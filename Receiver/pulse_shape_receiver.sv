==> flow/design.v <==
module pulse_shape_receiver 
(
input logic         i_clk,
input logic         i_rst_n,
input logic         i_pulse_valid,
input logic [9:0]   i_pulse_shaped,
output logic        o_stream,
output logic        o_stream_valid           
);
logic [3:0] r_counter;
logic [9:0] r_pulse_received [9:0];
logic [9:0] mem_1 [9:0]; 
logic [9:0] mem_0 [9:0]; 
logic [9:0] flag_1; 
logic [9:0] flag_0; 
initial 
begin
mem_1[0]	= 10'b0000000000 ;
mem_1[1]	= 10'b0001001111 ;
mem_1[2]	= 10'b0010010110 ;
mem_1[3]	= 10'b0011001111 ;
mem_1[4]	= 10'b0011110011 ;
mem_1[5]	= 10'b0100000000 ;
mem_1[6]	= 10'b0011110011 ;
mem_1[7]	= 10'b0011001111 ;
mem_1[8]	= 10'b0010010110 ;
mem_1[9]	= 10'b0001001111 ;
mem_0[0]	= 10'b0000000000 ;
mem_0[1]	= 10'b1001001111 ;
mem_0[2]	= 10'b1010010110 ;
mem_0[3]	= 10'b1011001111 ;
mem_0[4]	= 10'b1011110011 ;
mem_0[5]	= 10'b1100000000 ;
mem_0[6]	= 10'b1011110011 ;
mem_0[7]	= 10'b1011001111 ;
mem_0[8]	= 10'b1010010110 ;
mem_0[9]	= 10'b1001001111 ;
end
always_ff@(posedge i_clk , negedge i_rst_n)
begin
    if(!i_rst_n)
    begin
        r_counter <= 'd0;
    end
    else if (r_counter == 'd9)
    begin
        r_counter <= 'd0;
    end   
    else if (i_pulse_valid)
    begin
        r_counter<= r_counter +'d1;
    end
end
always_ff@(posedge i_clk , negedge i_rst_n)
begin
    if(!i_rst_n)
    begin
        for(int i =0 ; i<10 ; i++)
        begin
            r_pulse_received[i] <='d0;    
        end
    end
    else if (r_counter=='d0)
    begin
        for(int i =0 ; i<10 ; i++)
        begin
            r_pulse_received[i] <='d0;    
        end
    end
    else if (i_pulse_valid)
    begin
        r_pulse_received[r_counter] <= i_pulse_shaped;
    end
end
always_comb
begin
    for(int i = 0; i<10 ; i++)
    begin
        flag_0[i] = (r_pulse_received[i]==mem_0[i]);
        flag_1[i] = (r_pulse_received[i]==mem_1[i]);
    end
end
always_comb
begin
    if(&flag_1 && r_counter==0)
    begin
        o_stream = 1'b1;
        o_stream_valid = 1'b1;
    end
    else if (&flag_0 && r_counter==0 )
    begin
        o_stream = 1'b0;
        o_stream_valid = 1'b1;
    end
    else
    begin
        o_stream = 1'b0;
        o_stream_valid = 1'b0;
    end   
end     
endmodule
## Step by step through the tools: pulse_shape_receiver

Tool output for the design above, in the order of the flow.
Lines are those of the file above, counted from 1.
Library cell names are shortened.
Not given: -

| design | value |
|---|---|
| design top | pulse_shape_receiver |
| clock port | i_clk |
| library | sky130hd |
| corner | tt_025C_1v80 |

## Word level

Counts by Yosys on the flattened word-level netlist (proc, flatten, opt, wreduce). Print and check cells are left out.
Yosys's memory passes give these memory sizes; they may raise the number of words (mostly to a power of two), join words into wider ones and drop unused or constant bits.

| operators by class | value |
|---|---|
| $add $sub $neg | 1 |
| equality and inequality tests | 29 |
| mux-type cells | 33 |
| reduce/logical cells | 25 |

Operators with widths:

| operator | count |
|---|---|
| 2-to-1 mux 10 bit | 28 |
| == test 10 bit | 20 |
| nonzero test 2 bit | 11 |
| AND reduction 10 bit | 2 |
| AND reduction 2 bit | 9 |
| == test 4 x 3 -> 1 bit with constant B | 4 |
| == test 4 x 2 -> 1 bit with constant B | 2 |
| == test 4 bit with constant B | 2 |
| 2-to-1 mux 4 bit | 2 |
| adder 4 x 1 -> 4 bit with constant B | 1 |
| == test 4 x 1 -> 1 bit with constant B | 1 |
| logical NOT 4 bit | 1 |
| 2-to-1 mux 1 bit | 3 |
| logical AND 1 bit | 2 |

| storage and ports | value |
|---|---|
| flip-flop bits (word level) | 104 |
| memory bits (read-only) | 304 |
| memories | 2 |
| input bits | 13 |
| output and inout bits | 2 |
| word-level cells | 101 |

Memories:

| memory | depth | width | RTL line | text |
|---|---|---|---|---|
| mem_0 | 16 | 10 | 13 | `logic [9:0] mem_0 [9:0];` |
| mem_1 | 16 | 9 | 12 | `logic [9:0] mem_1 [9:0];` |

## Depth

Yosys ltp: most cells in a row. Word level: on the elaborated netlist, between registers, memories and ports. Mapped: between sequential cells and ports; inverters and the memories' decode and read muxes count.

| logic depth | value |
|---|---|
| depth in word-level cells | 5 |
| ABC_AREA | 0 |
| gate-level depth with buffers | 7 |
| gate-level depth less buffers | 4 |

## Netlist

Source: synth_stat.txt of the flow (Yosys; design flattened, memories mapped). It holds for the ABC_AREA given above (unset counts as 0); a run with the other value may have another netlist.
Totals and module areas in this step are rounded.

Cells by type:

| cell | count | area in all (µm²) |
|---|---|---|
| dfrtp_1 | 94 | 2.35E+03 |
| mux2i_1 | 41 | 410.394 |
| mux2_2 | 20 | 225.216 |
| nand2_1 | 50 | 187.68 |
| nor2_1 | 45 | 168.912 |
| o21ai_0 | 32 | 160.154 |
| nor2b_1 | 11 | 68.816 |
| a2111oi_4 | 2 | 55.053 |
| nor4b_1 | 5 | 43.792 |
| nor4bb_1 | 4 | 40.038 |
| clkbuf_1 | 10 | 37.536 |
| nand4_1 | 6 | 37.536 |
| buf_2 | 7 | 35.034 |
| nor4_1 | 5 | 31.28 |
| nand3_1 | 5 | 25.024 |
| buf_4 | 3 | 22.522 |
| nor4_4 | 1 | 21.27 |
| and4b_1 | 2 | 20.019 |

Other cell types: 18; their cells: 23.

| mapped netlist | value |
|---|---|
| mapped cells | 366 |
| cell area after synthesis | 0.00411 mm² |
| sequential area | 0.00235 mm² |
| flip-flops | 94 |
| buffers | 20 |

## Path before layout

Source: OpenSTA report_checks on the synthesized netlist (no wires, ideal clock, input and output delay 20% of the period each), path of least setup slack; recovery checks are left aside. Register names are those of the netlist, which keeps one name where synthesis merged equal registers.

| timing path after synthesis | value |
|---|---|
| path kind | register -> output |
| start point | reg r_counter[1] |
| end point | out o_stream_valid |
| clock period | 2.22 ns |
| external output delay | 0.444 ns |
| time at the first pin | 0.000 ns |
| arrival time | 1.611 ns |
| required time | 1.776 ns |
| path slack | 0.165 ns |
| path delay | 1.611 ns |
| driving pins on the path | 7 |
| path buffers | 2 |
| synthesis period reached | 2.055 ns |

"path delay" is the arrival time less input delay plus setup time.
At an output port there is no setup time.
"driving pins on the path" counts driving pins, that of a launching flip-flop among them; a cell with two outputs on the path counts twice.
"synthesis period reached" = period - worst setup slack (recovery checks aside). The figure is calculated, with input and output delays left at 20% of the set period.
Between the ends stands the longest chain of elaborated cells between them, by number of cells; it is not shown to be the way that was timed. Of several equally long chains one is given.
A line is the first line of the expression or statement that the cell stems from. Yosys adds cells for indexed reads and writes and turns some case tables into memories.
At most two assigning lines are given for a register; there are more.

| on the way, after synthesis | value |
|---|---|
| cells stage by stage | dfrtp_1 > buf_2 > nor4_4 > buf_4 > nand4_1 > nor4_1 > and4_1 |
| cells in the longest elaborated chain | 4 |
| elaborated cells on any way between the ends | 5 |
| classes of those cells | mux: 2; reduce/logical: 3 |

RTL lines, path after synthesis:

| what | RTL line | text |
|---|---|---|
| from (decl) | 10 | `logic [3:0] r_counter;` |
| from (assign) | 43 | `r_counter <= 'd0;` |
| from (assign) | 51 | `r_counter<= r_counter +'d1;` |
| logical NOT 4 bit | 90 | `else if (&flag_0 && r_counter==0 )` |
| logical AND 1 bit | 90 |  |
| 2-to-1 mux 1 bit | 90 |  |
| 2-to-1 mux 1 bit | 85 | `if(&flag_1 && r_counter==0)` |
| to (decl) | 8 | `output logic        o_stream_valid` |

## Timing after layout

From the final timing report of flow run A: the path of least setup slack in the routed layout; clock arrival at registers is part of the times.

| timing path after layout | value |
|---|---|
| path kind | register -> output |
| start point | reg r_pulse_received[8][8] |
| end point | out o_stream_valid |
| clock period | 2.46 ns |
| external output delay | 0.49 ns |
| time at the first pin | 0.33 ns |
| arrival time | 1.98 ns |
| required time | 1.97 ns |
| path slack | -0.01 ns |
| driving pins on the path | 6 |
| path buffers | 1 |

Between the ends stands the longest chain of elaborated cells between them, by number of cells; it is not shown to be the way that was timed. Of several equally long chains one is given.
At most two assigning lines are given for a register; there are more.

| on the way, after layout | value |
|---|---|
| cells stage by stage | dfrtp_1 > nor4bb_2 > nand4_1 > nor4_4 > and4_1 > buf_2 |
| cells in the longest elaborated chain | 5 |
| elaborated cells on any way between the ends | 8 |
| RTL lines with such cells | 4 |
| classes of those cells | eq/ne: 2; mux: 2; reduce/logical: 4 |

RTL lines, path after layout:

| what | RTL line | text |
|---|---|---|
| from (decl) | 11 | `logic [9:0] r_pulse_received [9:0];` |
| from (assign) | 60 | `r_pulse_received[i] <='d0;` |
| from (assign) | 72 | `r_pulse_received[r_counter] <= i_pulse_shaped;` |
| == test 10 bit | 79 | `flag_0[i] = (r_pulse_received[i]==mem_0[i]);` |
| AND reduction 10 bit | 90 | `else if (&flag_0 && r_counter==0 )` |
| logical AND 1 bit | 90 |  |
| 2-to-1 mux 1 bit | 90 |  |
| 2-to-1 mux 1 bit | 85 | `if(&flag_1 && r_counter==0)` |
| to (decl) | 8 | `output logic        o_stream_valid` |

## Implementation results

Stored flow runs of pulse_shape_receiver (2 of them; Yosys, OpenROAD, sky130hd). They differ in their settings and are not a sequence. Constraints: input delay and output delay 20% of the set period each, output load 0.01 pF.
"period reached" = clock period - worst setup slack. The figure is calculated, with input and output delays left at 20% of the set period.
"time of the worst setup path": the worst setup path's part of the clock period (all of it between registers, 20% less for each end at a port) less its slack. A launch clock that arrives late makes it longer, a capture clock that arrives late makes it shorter.
"total power after layout" rests on the timing tool's default activity at the inputs, not on a simulated workload.
Results are given in rounded form.

#### Flow run A

| setting | value |
|---|---|
| period_ns | `2.46` |
| CORE_UTILIZATION | `45` |
| SETUP_SLACK_MARGIN | `0.14` |
| PLACE_DENSITY | `0.54` |
| CORE_ASPECT_RATIO | `0.55` |
| CELL_PAD_IN_SITES_DETAIL_PLACEMENT | `1` |
| GPL_ROUTABILITY_DRIVEN | `1` |
| CTS_CLUSTER_DIAMETER | `388` |
| CAP_MARGIN | `15` |
| SLEW_MARGIN | `15` |
| MIN_ROUTING_LAYER | `met1` |
| MAX_ROUTING_LAYER | `met5` |
| CORE_MARGIN | `2` |

| result | value |
|---|---|
| standard-cell area of the final layout | 0.00487 mm² |
| period reached | 2.474 ns |
| total power after layout | 5900 µW |
| die footprint | 0.00996 mm² |
| Yosys chip area after synthesis | 0.00411 mm² |
| summed negative setup slack | -0.014 ns |
| setup slack of the worst path | -0.014 ns |
| time of the worst setup path | 1.98 ns |
| worst setup path kind | register -> output |
| final utilization | 0.558 |

#### Flow run B

| setting | value |
|---|---|
| period_ns | `1.43` |
| CORE_UTILIZATION | `21` |
| PLACE_DENSITY_LB_ADDON | `0.14` |
| HOLD_SLACK_MARGIN | `0.25` |
| GPL_TIMING_DRIVEN | `0` |
| GPL_ROUTABILITY_DRIVEN | `0` |
| CTS_CLUSTER_DIAMETER | `273` |
| SLEW_MARGIN | `35` |
| MIN_ROUTING_LAYER | `met1` |
| CAP_MARGIN | `20` |
| CORE_MARGIN | `2` |

| result | value |
|---|---|
| standard-cell area of the final layout | 0.00557 mm² |
| period reached | 2.445 ns |
| total power after layout | 11700 µW |
| die footprint | 0.0207 mm² |
| Yosys chip area after synthesis | 0.00411 mm² |
| summed negative setup slack | -20.4 ns |
| setup slack of the worst path | -1.01 ns |
| time of the worst setup path | 2.16 ns |
| worst setup path kind | register -> output |
| final utilization | 0.288 |
